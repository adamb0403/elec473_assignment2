==> flow/design.v <==
module full_uart (input CLOCK_50,
                  input [3:0] KEY,
                  input [8:0] SW,
                  input UART_RXD,
                  input IRDA_RXD,
                  output UART_TXD,
                  output IRDA_TXD,
                  output [1:0] tx_ctrl_state,
                  output rx_ctrl_state,
                  output rx_ctrl_load_counter,  
                  output [10:0] rx_sr_parity,  
                  output [6:0] rx_parity_7sd,  
                  output [6:0] HEX5,
                  output [6:0] HEX4,
                  output [6:0] HEX1,
                  output [6:0] HEX0,
                  output [2:2] LEDR,
                  output [6:6] LEDG);
    tx_uart tx (
        .CLOCK_50(CLOCK_50),
        .KEY(KEY[3:0]),
        .SW(SW[8:0]),
        .UART_TXD(UART_TXD),
        .IRDA_TXD(IRDA_TXD),
        .HEX5(HEX5[6:0]),
        .HEX4(HEX4[6:0]),
        .ctrl_state(tx_ctrl_state)
    );
    rx_uart rx (
        .CLOCK_50(CLOCK_50),
        .KEY(KEY[0:0]),
        .SW(SW[0:0]),
        .UART_RXD(UART_RXD),
        .HEX1(HEX1[6:0]),
        .HEX0(HEX0[6:0]),
        .LEDR(LEDR[2:2]),
        .LEDG(LEDG[6:6]),
        .ctrl_state(rx_ctrl_state),
        .ctrl_load_counter(rx_ctrl_load_counter),
        .sr_parity(rx_sr_parity[10:0]),
        .parity_7sd(rx_parity_7sd[6:0])
    );
endmodule
module irda_encoder (input encoder_input,
                      input irda_baud,
                      output reg encoder_output);
always @(encoder_input) begin
    encoder_output = (encoder_input) && (irda_baud);
end
endmodule
module irda_inverter (input UART_input,
                      input IRDA_input,
                      input irda_baud,
                      input [0:0] SW,
                      output reg UART_output,
                      output reg IRDA_output,
                      output reg rx_output);
    always @(UART_input || IRDA_input) begin
        if (!SW[0]) begin
            IRDA_output = 1'b0;
            UART_output = UART_input;
            rx_output = UART_output;
        end
        else begin
            UART_output = 1'b1;
            IRDA_output = (!IRDA_input);  
            rx_output = IRDA_output;
        end
    end
endmodule
module rx_controller (input clk,
                      input reset,
                      input [0:0] SW,
                      input ctrl_counter,
                      input ctrl_half_baud,
                      input ctrl_irda_half_baud,
                      input ctrl_full_baud,
                      input ctrl_rx,
                      output ctrl_sr_load,
                      output reg current_state,
                      output ctrl_reset_baud);
    parameter state_0 = 1'b0;
    parameter state_load = 1'b1;
    assign ctrl_sr_load = SW[0] ? ((current_state == state_load) && (ctrl_full_baud)) : ((current_state == state_load) && (ctrl_half_baud));
    assign ctrl_reset_baud = SW[0] ? ((current_state == state_0) && (ctrl_rx)) : ((current_state == state_0) && (!ctrl_rx));
    initial
        current_state = state_0;  
    always @(posedge clk) begin
        if (!reset)
            current_state <= state_0;  
        case (current_state)
            state_0:
                if ((!SW[0] && !ctrl_rx) || (SW[0] && !ctrl_rx))
                    current_state <= state_load;
            state_load:
                if (ctrl_counter)
                    current_state <= state_0;
        endcase
    end
endmodule
module rx_parity_check (input [10:0] parity_in,
                        output [6:0] parity_out,
                        output reg p_check_out,
                        output reg framing_out);
    assign parity_out = parity_in[8:2];
    always @(parity_in) begin  
        if (~^parity_out == parity_in[9])
            p_check_out = 0;
        else
            p_check_out = 1;
        if (parity_in[10])
            framing_out = 0;
        else
            framing_out = 1;
    end
endmodule
module rx_shift_register (input clk,
                          input reset,
                          input rx_sr_load,
                          input rx_sr_in,
                          output [10:0] rx_sr_out);
    reg [10:0] tmp_data;  
	assign rx_sr_out[10:0] = tmp_data[10:0];  
	initial
		tmp_data[10:0] = 11'b00000000000;  
    always @(posedge clk) begin
        if (!reset)
            tmp_data <= 11'b00000000000;  
        else if (rx_sr_load) begin
            tmp_data <= tmp_data >> 1;
            tmp_data[10] <= rx_sr_in;
        end
    end
endmodule
module rx_uart (input CLOCK_50,
                input [0:0] KEY,
                input [0:0] SW,
                input UART_RXD,
                input IRDA_RXD,
                output ctrl_state,
                output ctrl_load_counter,  
                output [10:0] sr_parity,  
                output [6:0] parity_7sd,  
                output [6:0] HEX1,
                output [6:0] HEX0,
                output [2:2] LEDR,
                output [6:6] LEDG);
    wire baud_ctrl;
    wire half_baud_ctrl;
    wire ctrl_baud;
    wire irda_half_baud_ctrl;
    wire counter_ctrl;
    wire inv_sr;
    tx_7segdecoder msb_rx (
        .seven_seg_input(parity_7sd[6:4]),
        .seven_seg_output(HEX1[6:0])
    );
    tx_7segdecoder lsb_rx (
        .seven_seg_input(parity_7sd[3:0]),
        .seven_seg_output(HEX0[6:0])
    );
    tx_baud_counter baud_rx (
        .clk(CLOCK_50),
        .reset(KEY[0]),
        .reset_count(ctrl_baud),
        .baud_output(baud_ctrl),
        .half_baud_output(half_baud_ctrl),
        .irda_rx_baud_output(irda_half_baud_ctrl)
    );
    tx_counter counter_rx (
        .clk(CLOCK_50),
        .reset(KEY[0]),
        .count_enable(ctrl_load_counter),
        .count_out(counter_ctrl)
    );
    rx_parity_check parity_rx (
        .parity_in(sr_parity[10:0]),
        .parity_out(parity_7sd[6:0]),
        .framing_out(LEDG[6]),
        .p_check_out(LEDR[2])
    );
    rx_shift_register sr_rx (
        .clk(CLOCK_50),
        .reset(KEY[0]),
        .rx_sr_load(ctrl_load_counter),
        .rx_sr_in(inv_sr_ctrl),
        .rx_sr_out(sr_parity[10:0])
    );
    rx_controller ctrl_rx (
        .clk(CLOCK_50),
        .reset(KEY[0]),
        .SW(SW[0]),
        .ctrl_rx(inv_sr_ctrl),
        .ctrl_half_baud(half_baud_ctrl),
        .ctrl_irda_half_baud(irda_half_baud_ctrl),
        .ctrl_full_baud(baud_ctrl),
        .ctrl_counter(counter_ctrl),
        .ctrl_reset_baud(ctrl_baud),
        .ctrl_sr_load(ctrl_load_counter),
        .current_state(ctrl_state)
    );
    irda_inverter inv_rx (
        .UART_input(UART_RXD),
        .IRDA_input(IRDA_RXD),
        .rx_output(inv_sr_ctrl),
        .SW(SW[0]),
        .irda_baud(irda_half_baud_ctrl),
     );
endmodule
module tx_7segdecoder (input [3:0] seven_seg_input,
                       output reg [6:0] seven_seg_output);
    always @(seven_seg_input) begin
        case (seven_seg_input)
            4'b0000: seven_seg_output = 7'b1000000;  
            4'b0001: seven_seg_output = 7'b1111001;  
            4'b0010: seven_seg_output = 7'b0100100;  
            4'b0011: seven_seg_output = 7'b0110000;  
            4'b0100: seven_seg_output = 7'b0011001;  
            4'b0101: seven_seg_output = 7'b0010010;  
            4'b0110: seven_seg_output = 7'b0000010;  
            4'b0111: seven_seg_output = 7'b1111000;  
            4'b1000: seven_seg_output = 7'b0000000;  
            4'b1001: seven_seg_output = 7'b0010000;  
            4'b1010: seven_seg_output = 7'b0001000;  
            4'b1011: seven_seg_output = 7'b0000011;  
            4'b1100: seven_seg_output = 7'b1000110;  
            4'b1101: seven_seg_output = 7'b0100001;  
            4'b1110: seven_seg_output = 7'b0000110;  
            4'b1111: seven_seg_output = 7'b0001110;  
        endcase
    end
endmodule
module tx_baud_counter (input clk,
                        input reset,
                        input reset_count,
                        output baud_output,
                        output half_baud_output,
                        output irda_baud_output,
                        output irda_rx_baud_output);
    reg [10:0] count;  
	assign baud_output = (count == 11'd15);  
    assign half_baud_output = (count == 10'd7);
    assign irda_baud_output = ((count >= 10'd7) && (count <= 10'd9));  
    assign irda_rx_baud_output = (count == 10'd8);  
    always @(posedge clk) begin
        if (!reset || reset_count) begin
            count <= 0;  
        end
        else begin
            if (count == 15) begin
                count <= 0;  
            end
            else begin
                count <= count + 11'b1;  
            end
        end
    end
endmodule
module tx_controller (input clk,
                      input reset,
                      input ctrl_pulser,
                      input ctrl_baud,
                      input ctrl_half_baud,
                      input ctrl_irda_baud,
                      input ctrl_counter,
                      output ctrl_sr_load,
                      output reg [1:0] current_state,
                      output ctrl_sr_shift);
    parameter state_0 = 2'b00;
    parameter state_load = 2'b01;
    parameter state_shift = 2'b10;
    assign ctrl_sr_load = (current_state == state_load);
    assign ctrl_sr_shift = ((current_state == state_shift) && (ctrl_baud));
    initial
        current_state = state_0;  
    always @(posedge clk) begin
        if (!reset)
            current_state <= state_0;  
        case (current_state)
            state_0:
                if (ctrl_pulser)
                    current_state <= state_load;
            state_load:
                current_state <= state_shift;
            state_shift:
                if (ctrl_counter)
                    current_state <= state_0;
        endcase
    end
endmodule
module tx_counter (input clk,
                   input reset,
                   input count_enable,
                   output count_out);
    reg [3:0] count;
	assign count_out = (count == 4'd10);
    always @(posedge clk) begin
        if (!reset)
            count <= 0;  
        else if (count == 4'd10)
            count <= 0;  
        else if (count_enable)
            count <= count + 1;  
    end
endmodule
module tx_parity (input [6:0] parity_in,
                  output reg [10:0] parity_out);
    always @(parity_in) begin  
        parity_out[0] = 1'b1;  
        parity_out[1] = 1'b0;  
        parity_out[8:2] = parity_in;  
        parity_out[10] = 1'b1;  
        if (~^parity_in)  
            parity_out[9] = 1'b1;  
        else
            parity_out[9] = 1'b0;  
    end
endmodule
module tx_shift_register (input clk,
                          input reset,
                          input tx_sr_load,
                          input tx_sr_shift,
                          input [10:0] tx_sr_in,
                          output tx_sr_out);
    reg [10:0] tmp_data;  
	assign tx_sr_out = tmp_data[0];  
	initial
		tmp_data = 11'b1111111111;  
    always @(posedge clk) begin
        if (!reset)
            tmp_data <= 11'b1111111111;  
        else if (tx_sr_load)
            tmp_data <= tx_sr_in;  
        else if (tx_sr_shift) begin
            tmp_data <= tmp_data >> 1;
            tmp_data[10] <= 1'b1;
        end
    end
endmodule
module tx_single_pulser (input clk,
                         input reset,
                         input pulser_in,
                         output pulser_out);
    reg current_state;
    parameter wait_h = 1'b0;
    parameter wait_l = 1'b1;
    assign pulser_out = ((current_state == wait_h) & !pulser_in);
    initial
        current_state <= wait_h;  
    always @(posedge clk) begin
        if (!reset)
            current_state <= wait_h;  
        else begin
            case (current_state)
                wait_h: begin
                    if (!pulser_in)
                        current_state <= wait_l;
                end
                wait_l: begin
                    if (pulser_in)
                        current_state <= wait_h;
                end
            endcase
        end
    end
endmodule
module tx_synchroniser (input clk,
                        input key_in,
                        output key_out);
    reg ff1;
    reg ff2;
    assign key_out = ff2;  
    initial begin
        ff1 = 1'b1;
        ff2 = 1'b1;
    end
    always @(posedge clk) begin
        ff1 <= key_in;
        ff2 <= ff1;
    end
endmodule
module tx_uart (input CLOCK_50,
                input [3:0] KEY,
                input [8:0] SW,
                output UART_TXD,
                output IRDA_TXD,
                output [1:0] ctrl_state,
                output [6:0] HEX5,
                output [6:0] HEX4);
    wire synchroniser_pulser;
    wire pulser_ctrl;
    wire baud_ctrl;
    wire half_baud_ctrl;
    wire irda_baud_ctrl;
    wire counter_ctrl;
    wire ctrl_shift_counter;
    wire ctrl_load;
    wire sr_inv;
    wire inv_enc;
    wire [10:0] parity_sr;
    tx_7segdecoder msb (
        .seven_seg_input(SW[8:6]),
        .seven_seg_output(HEX5[6:0])
        );
    tx_7segdecoder lsb (
        .seven_seg_input(SW[5:2]),
        .seven_seg_output(HEX4[6:0])
        );
    tx_baud_counter baud (
        .clk(CLOCK_50),
        .reset(KEY[0]),
        .baud_output(baud_ctrl),
        .half_baud_output(half_baud_ctrl),
        .irda_baud_output(irda_baud_ctrl)
        );
    tx_counter counter (
        .clk(CLOCK_50),
        .reset(KEY[0]),
        .count_enable(ctrl_shift_counter),
        .count_out(counter_ctrl)
    );
    tx_synchroniser synchroniser (
        .clk(CLOCK_50),
        .key_in(KEY[3]),
        .key_out(synchroniser_pulser)
    );
    tx_single_pulser pulser (
        .clk(CLOCK_50),
        .reset(KEY[0]),
        .pulser_in(synchroniser_pulser),
        .pulser_out(pulser_ctrl)
    );
    tx_parity parity (
        .parity_in(SW[8:2]),
        .parity_out(parity_sr[10:0])
    );
    tx_shift_register sr (
        .clk(CLOCK_50),
        .reset(KEY[0]),
        .tx_sr_load(ctrl_load),
        .tx_sr_shift(ctrl_shift_counter),
        .tx_sr_in(parity_sr[10:0]),
        .tx_sr_out(sr_inv)
    );
    tx_controller ctrl (
        .clk(CLOCK_50),
        .reset(KEY[0]),
        .ctrl_pulser(pulser_ctrl),
        .ctrl_baud(baud_ctrl),
        .ctrl_half_baud(half_baud_ctrl),
        .ctrl_irda_baud(irda_baud_ctrl),
        .ctrl_counter(counter_ctrl),
        .ctrl_sr_load(ctrl_load),
        .ctrl_sr_shift(ctrl_shift_counter),
        .current_state(ctrl_state[1:0])
    );
     irda_inverter inv_tx (
        .UART_input(sr_inv),
        .IRDA_input(sr_inv),
        .UART_output(UART_TXD),
        .IRDA_output(inv_enc),
        .SW(SW[0]),
        .irda_baud(irda_baud_ctrl)
     );
     irda_encoder enc_tx (
        .encoder_input(inv_enc),
        .encoder_output(IRDA_TXD),
        .irda_baud(irda_baud_ctrl)
     );
endmodule
======== Reports on full_uart ========
The steps from the RTL of full_uart to its reports follow in flow order.
Lines are those of the file above, counted from 1.
Operators carry their Yosys type and port widths (W data, S select, Z words).
Cell names lack the library's common part.
A cell with n/a has no value.
inputs
  design top .............................. full_uart
  clock ................................... CLOCK_50
  library ................................. sky130hd
  timing corner ........................... tt_025C_1v80

======== Elaborated design ========
Yosys after proc, flatten, opt, wreduce and memory -nomap, before mapping. Memory bits, and registers merged into a memory's read port (data or address), are not among the register bits. Print and check cells are not counted. Equal cells are merged and count once.
Memory sizes are those after Yosys's memory passes, which may raise the word count (mostly to a power of two), join words into wider ones and drop unused or constant bits.
bit counts
  register bits ........................... 58
  ROM bits ................................ 448
  memory cells ............................ 4
  input bits .............................. 16
  output and inout port bits .............. 54
  cells after elaboration ................. 81
memory list
  memory           words  width  read ports  write ports  line  source
  (no name shown)  16     7      1           0            213   case (seven_seg_input)
  (no name shown)  16     7      1           0            213
  (no name shown)  16     7      1           0            213
  (no name shown)  16     7      1           0            213
cells by class
  $add $sub $neg .......................... 4
  $lt $le $gt $ge ......................... 2
  equality and inequality tests ........... 8
  multiplexer cells ....................... 21
  bitwise gates (word level) .............. 4
  reductions and logical operators ........ 26
operators with widths
  kind                     count
  $add A11 B1 Y11 const B  2
  $eq A11 B4 Y1 const B    2
  $mux W10                 2
  $reduce_xnor A7 Y1       2
  $mux W1                  14
  $ge A11 B3 Y1 const B    1
  $eq A11 B3 Y1 const B    1
  $le A11 B4 Y1 const B    1
  $logic_and A1 B1 Y1      9
  $reduce_or A2 Y1         4
  $add A4 B1 Y4 const B    2
  $eq A4 B4 Y1 const B     2
  $logic_not A1 Y1         6
  $pmux W2 S3              1
  $mux W2                  3
  $logic_or A1 B1 Y1       3
  $not A1 Y1               3
  $eq A2 B1 Y1 const B     1
  $eq A2 B2 Y1 const B     1
  $logic_not A2 Y1         1
  $reduce_bool A2 Y1       1
  $pmux W1 S2              1
  $eq A1 B1 Y1             1
  $and A1 B1 Y1            1

======== Logic depth ========
Depth = most cells in a row (Yosys ltp): at word level without a register or memory, in the mapped netlist without a sequential cell, where the memories' decode and read muxes count.
logic depth
  depth in word-level cells ............... 7
  ABC_AREA ................................ 0
  gate-level depth with buffers ........... 7
  mapped depth without buffers ............ 6

======== Netlist ========
Yosys stat after the flow's synthesis: flattened, memories mapped to cells. It holds for the ABC_AREA given above (unset counts as 0); a run with the other value may have another netlist.
Totals and module areas in this step are rounded.
synthesis totals
  cells in the netlist .................... 249
  synthesis area .......................... 0.00216 mm²
  sequential area ......................... 0.000641 mm²
  flip-flop cells ......................... 32
  buffer cells ............................ 18
cell types
  cell type  count  area in all (µm²)
  dfxtp_1    32     640.614
  ha_1       27     337.824
  mux2i_1    16     160.154
  o21ai_0    17     85.082
  nor2b_1    13     81.328
  nand2_1    21     78.826
  nor2_1     20     75.072
  xnor2_1    8      70.067
  buf_4      9      67.565
  inv_1      18     67.565
  xor2_1     7      61.309
  a21oi_1    7      35.034
  mux2_2     3      33.782
  nand3_1    6      30.029
  clkbuf_1   7      26.275
  and2_1     4      25.024
  buf_6      2      22.522
  mux4_2     1      22.522
Not listed: further types 20, cells in them 31.
By module: a second synthesis without flattening, with its own total; a netlist apart from the flattened one above.
unflattened totals
  cell total of the unflattened synthesis .. 470
  area total of the unflattened synthesis .. 0.00413 mm²
Rows give one instance, submodules left out.
by module
  module             instances  cells  area (mm²)  seq. area (mm²)
  tx_baud_counter    2          69     0.000587    0.00022
  tx_7segdecoder     4          35     0.00027     0
  tx_shift_register  1          48     0.000504    0.00022
  rx_shift_register  1          35     0.000414    0.00022
  tx_counter         2          20     0.000184    0.0000801
  tx_parity          1          16     0.000145    0
  rx_parity_check    1          15     0.000118    0
  tx_controller      1          11     0.0000926   0.00004
  rx_controller      1          11     0.0000863   0.00002
  irda_inverter      2          4      0.0000313   0
  tx_synchroniser    1          2      0.00004     0.00004
  tx_single_pulser   1          3      0.00003     0.00002
  irda_encoder       1          1      0.0000063   0
  rx_uart            1          1      0.0000038   0
Modules not listed: 2.

======== Worst setup path after synthesis ========
Source: OpenSTA report_checks on the synthesized netlist (no wires, ideal clock, input and output delay 20% of the period each), path of least setup slack; recovery checks are left aside. Register names are those of the netlist, which keeps one name where synthesis merged equal registers.
path after synthesis
  kind .................................... reg-to-output
  start point ............................. reg rx.sr_rx.tmp_data[6]
  end point ............................... out LEDR[2]
  clock period ............................ 4,250 ps
  output delay ............................ 850 ps
  time at the first pin ................... 0 ps
  arrival time ............................ 1,681 ps
  data required time ...................... 3,400 ps
  slack ................................... 1,719 ps
  path delay .............................. 1,681 ps
  driving pins on the path ................ 7
  buffers on the path ..................... 0
  synthesis period reached ................ 2,531 ps
"path delay" = arrival - input delay + setup time.
A path that ends at an output port has no setup time.
"driving pins on the path": output pins that drive a net of the path, with the launching flip-flop's if there is one; two outputs of one cell count as two.
"synthesis period reached" = period - worst setup slack (recovery checks aside). The figure is calculated, with input and output delays left at 20% of the set period.
The rows between start and end are the longest chain of elaborated cells between them; the timing report does not say that the signal goes this way. Where chains are equally long, one stands for them.
A line is the first line of the expression or statement that the cell stems from. Yosys adds cells for indexed reads and writes and turns some case tables into memories.
on the way, after synthesis
  path through ............................ dfxtp_1 -> inv_1 -> ha_1 -> ha_1 -> xor2_1 -> xnor2_1 -> xnor2_1
  length of the longest elaborated chain .. 3
  elaborated cells between the ends (all ways) .. 3
  RTL lines with such cells ............... 1
  classes of those cells .................. 1 x eq/ne; 1 x mux; 1 x reduce/logical
ends and longest elaborated chain, after synthesis
  element             line  source
  start: declaration  122   reg [10:0] tmp_data;
  start: assignment   128   tmp_data <= 11'b00000000000;
  start: assignment   130   tmp_data <= tmp_data >> 1;
  $reduce_xnor A7 Y1  107   if (~^parity_out == parity_in[9])
  $eq A1 B1 Y1        107
  $mux W1             107
  end: declaration    17    output [2:2] LEDR,

======== Timing after layout ========
From the final timing report of record 1: the path of least setup slack in the routed layout; clock arrival at registers is part of the times.
The report prints the path's times to 10 ps; the period is as set.
path post-layout
  kind .................................... reg-to-output
  start point ............................. reg rx.sr_rx.tmp_data[7]
  end point ............................... out LEDR[2]
  clock period ............................ 2,130 ps
  output delay ............................ 430 ps
  time at the first pin ................... 280 ps
  arrival time ............................ 1,770 ps
  data required time ...................... 1,700 ps
  slack ................................... -70 ps
  driving pins on the path ................ 8
  buffers on the path ..................... 1
The rows between start and end are the longest chain of elaborated cells between them; the timing report does not say that the signal goes this way. Where chains are equally long, one stands for them.
on the way, post-layout
  path through ............................ dfxtp_4 -> inv_4 -> ha_4 -> ha_4 -> xor2_2 -> xnor2_1 -> xnor2_1 -> buf_2
  length of the longest elaborated chain .. 3
  elaborated cells between the ends (all ways) .. 3
  RTL lines with such cells ............... 1
  classes of those cells .................. 1 x eq/ne; 1 x mux; 1 x reduce/logical
ends and longest elaborated chain, post-layout
  element             line  source
  start: declaration  122   reg [10:0] tmp_data;
  start: assignment   128   tmp_data <= 11'b00000000000;
  start: assignment   130   tmp_data <= tmp_data >> 1;
  $reduce_xnor A7 Y1  107   if (~^parity_out == parity_in[9])
  $eq A1 B1 Y1        107
  $mux W1             107
  end: declaration    17    output [2:2] LEDR,

FLOW RESULTS
============

full_uart through Yosys and OpenROAD on sky130hd: 2 stored runs, unordered, with their settings and measured results. The constraints put input and output delay at 20% of the set period each and load the outputs with 0.01 pF.
By "clock period reached" is meant the clock period of the run minus its worst setup slack. This is arithmetic on one report: input and output delays are still those of the set period (20% each).
"time on the worst setup path": the worst setup path's part of the clock period (all of it between registers, 20% less for each end at a port) less its slack. A launch clock that arrives late makes it longer, a capture clock that arrives late makes it shorter.
By "overall power" is meant OpenSTA's value without simulated activity: inputs other than the clock are taken to toggle once in ten clock periods, and the tool carries that through the logic.
"time on the worst setup path" is given in steps of 10 ps.
Results are given in rounded form.

======== record 1 ========
==> flow/run.sh <==
#!/bin/bash
# the make line also repeats the synthesis and layout settings of config.mk as NAME=value (left out here)
make -C /OpenROAD-flow-scripts/flow DESIGN_CONFIG=/design/flow/config.mk WORK_HOME=/design/flow/orfs CLKGATE_MAP_FILE= finish
==> flow/config.mk <==
export PLATFORM = sky130hd
export DESIGN_NAME = full_uart
export DESIGN_NICKNAME = full_uart
export VERILOG_FILES = /design/flow/design.v
export SDC_FILE = /design/flow/constraint.sdc
export NUM_CORES = 4
export LEC_CHECK = 0
export CAP_MARGIN = 20
export CELL_PAD_IN_SITES_DETAIL_PLACEMENT = 2
export CORE_ASPECT_RATIO = 1.48
export CORE_MARGIN = 2
export CORE_UTILIZATION = 22
export GPL_TIMING_DRIVEN = 0
export PLACE_DENSITY_LB_ADDON = 0.01
export SETUP_SLACK_MARGIN = 0.49
export SLEW_MARGIN = 20
export TNS_END_PERCENT = 90
==> flow/constraint.sdc <==
create_clock -name core_clock -period 2.13 [get_ports {CLOCK_50}]
set_input_delay 0.4260 -clock core_clock [delete_from_list [all_inputs] [get_ports {CLOCK_50}]]
set_output_delay 0.4260 -clock core_clock [all_outputs]
set_load 0.01 [all_outputs]

-------- measured, record 1 --------
  area of the die ......................... 0.0107 mm²
  chip area in the Yosys report ........... 0.00216 mm²
  standard-cell area after routing ........ 0.00384 mm²
  smallest hold slack ..................... 328 ps
  worst setup slack after layout .......... -69 ps
  clock period reached .................... 2,199 ps
  overall power ........................... 1,670 uW
  utilization after layout ................ 39.6 %
  time on the worst setup path ............ 1,770 ps
  critical path type ...................... reg-to-output
  setup TNS ............................... -78 ps

======== record 2 ========
==> flow/run.sh <==
#!/bin/bash
# the make line also repeats the synthesis and layout settings of config.mk as NAME=value (left out here)
make -C /OpenROAD-flow-scripts/flow DESIGN_CONFIG=/design/flow/config.mk WORK_HOME=/design/flow/orfs CLKGATE_MAP_FILE= finish
==> flow/config.mk <==
export PLATFORM = sky130hd
export DESIGN_NAME = full_uart
export DESIGN_NICKNAME = full_uart
export VERILOG_FILES = /design/flow/design.v
export SDC_FILE = /design/flow/constraint.sdc
export NUM_CORES = 4
export LEC_CHECK = 0
export CAP_MARGIN = 20
export CORE_MARGIN = 2
export CORE_UTILIZATION = 33
export SLEW_MARGIN = 20
==> flow/constraint.sdc <==
create_clock -name core_clock -period 2.31 [get_ports {CLOCK_50}]
set_input_delay 0.4620 -clock core_clock [delete_from_list [all_inputs] [get_ports {CLOCK_50}]]
set_output_delay 0.4620 -clock core_clock [all_outputs]
set_load 0.01 [all_outputs]

-------- measured, record 2 --------
  area of the die ......................... 0.00721 mm²
  chip area in the Yosys report ........... 0.00216 mm²
  standard-cell area after routing ........ 0.00316 mm²
  smallest hold slack ..................... 331 ps
  worst setup slack after layout .......... 93 ps
  clock period reached .................... 2,217 ps
  overall power ........................... 1,250 uW
  utilization after layout ................ 49.7 %
  time on the worst setup path ............ 1,760 ps
  critical path type ...................... reg-to-output
  setup TNS ............................... 0 ps
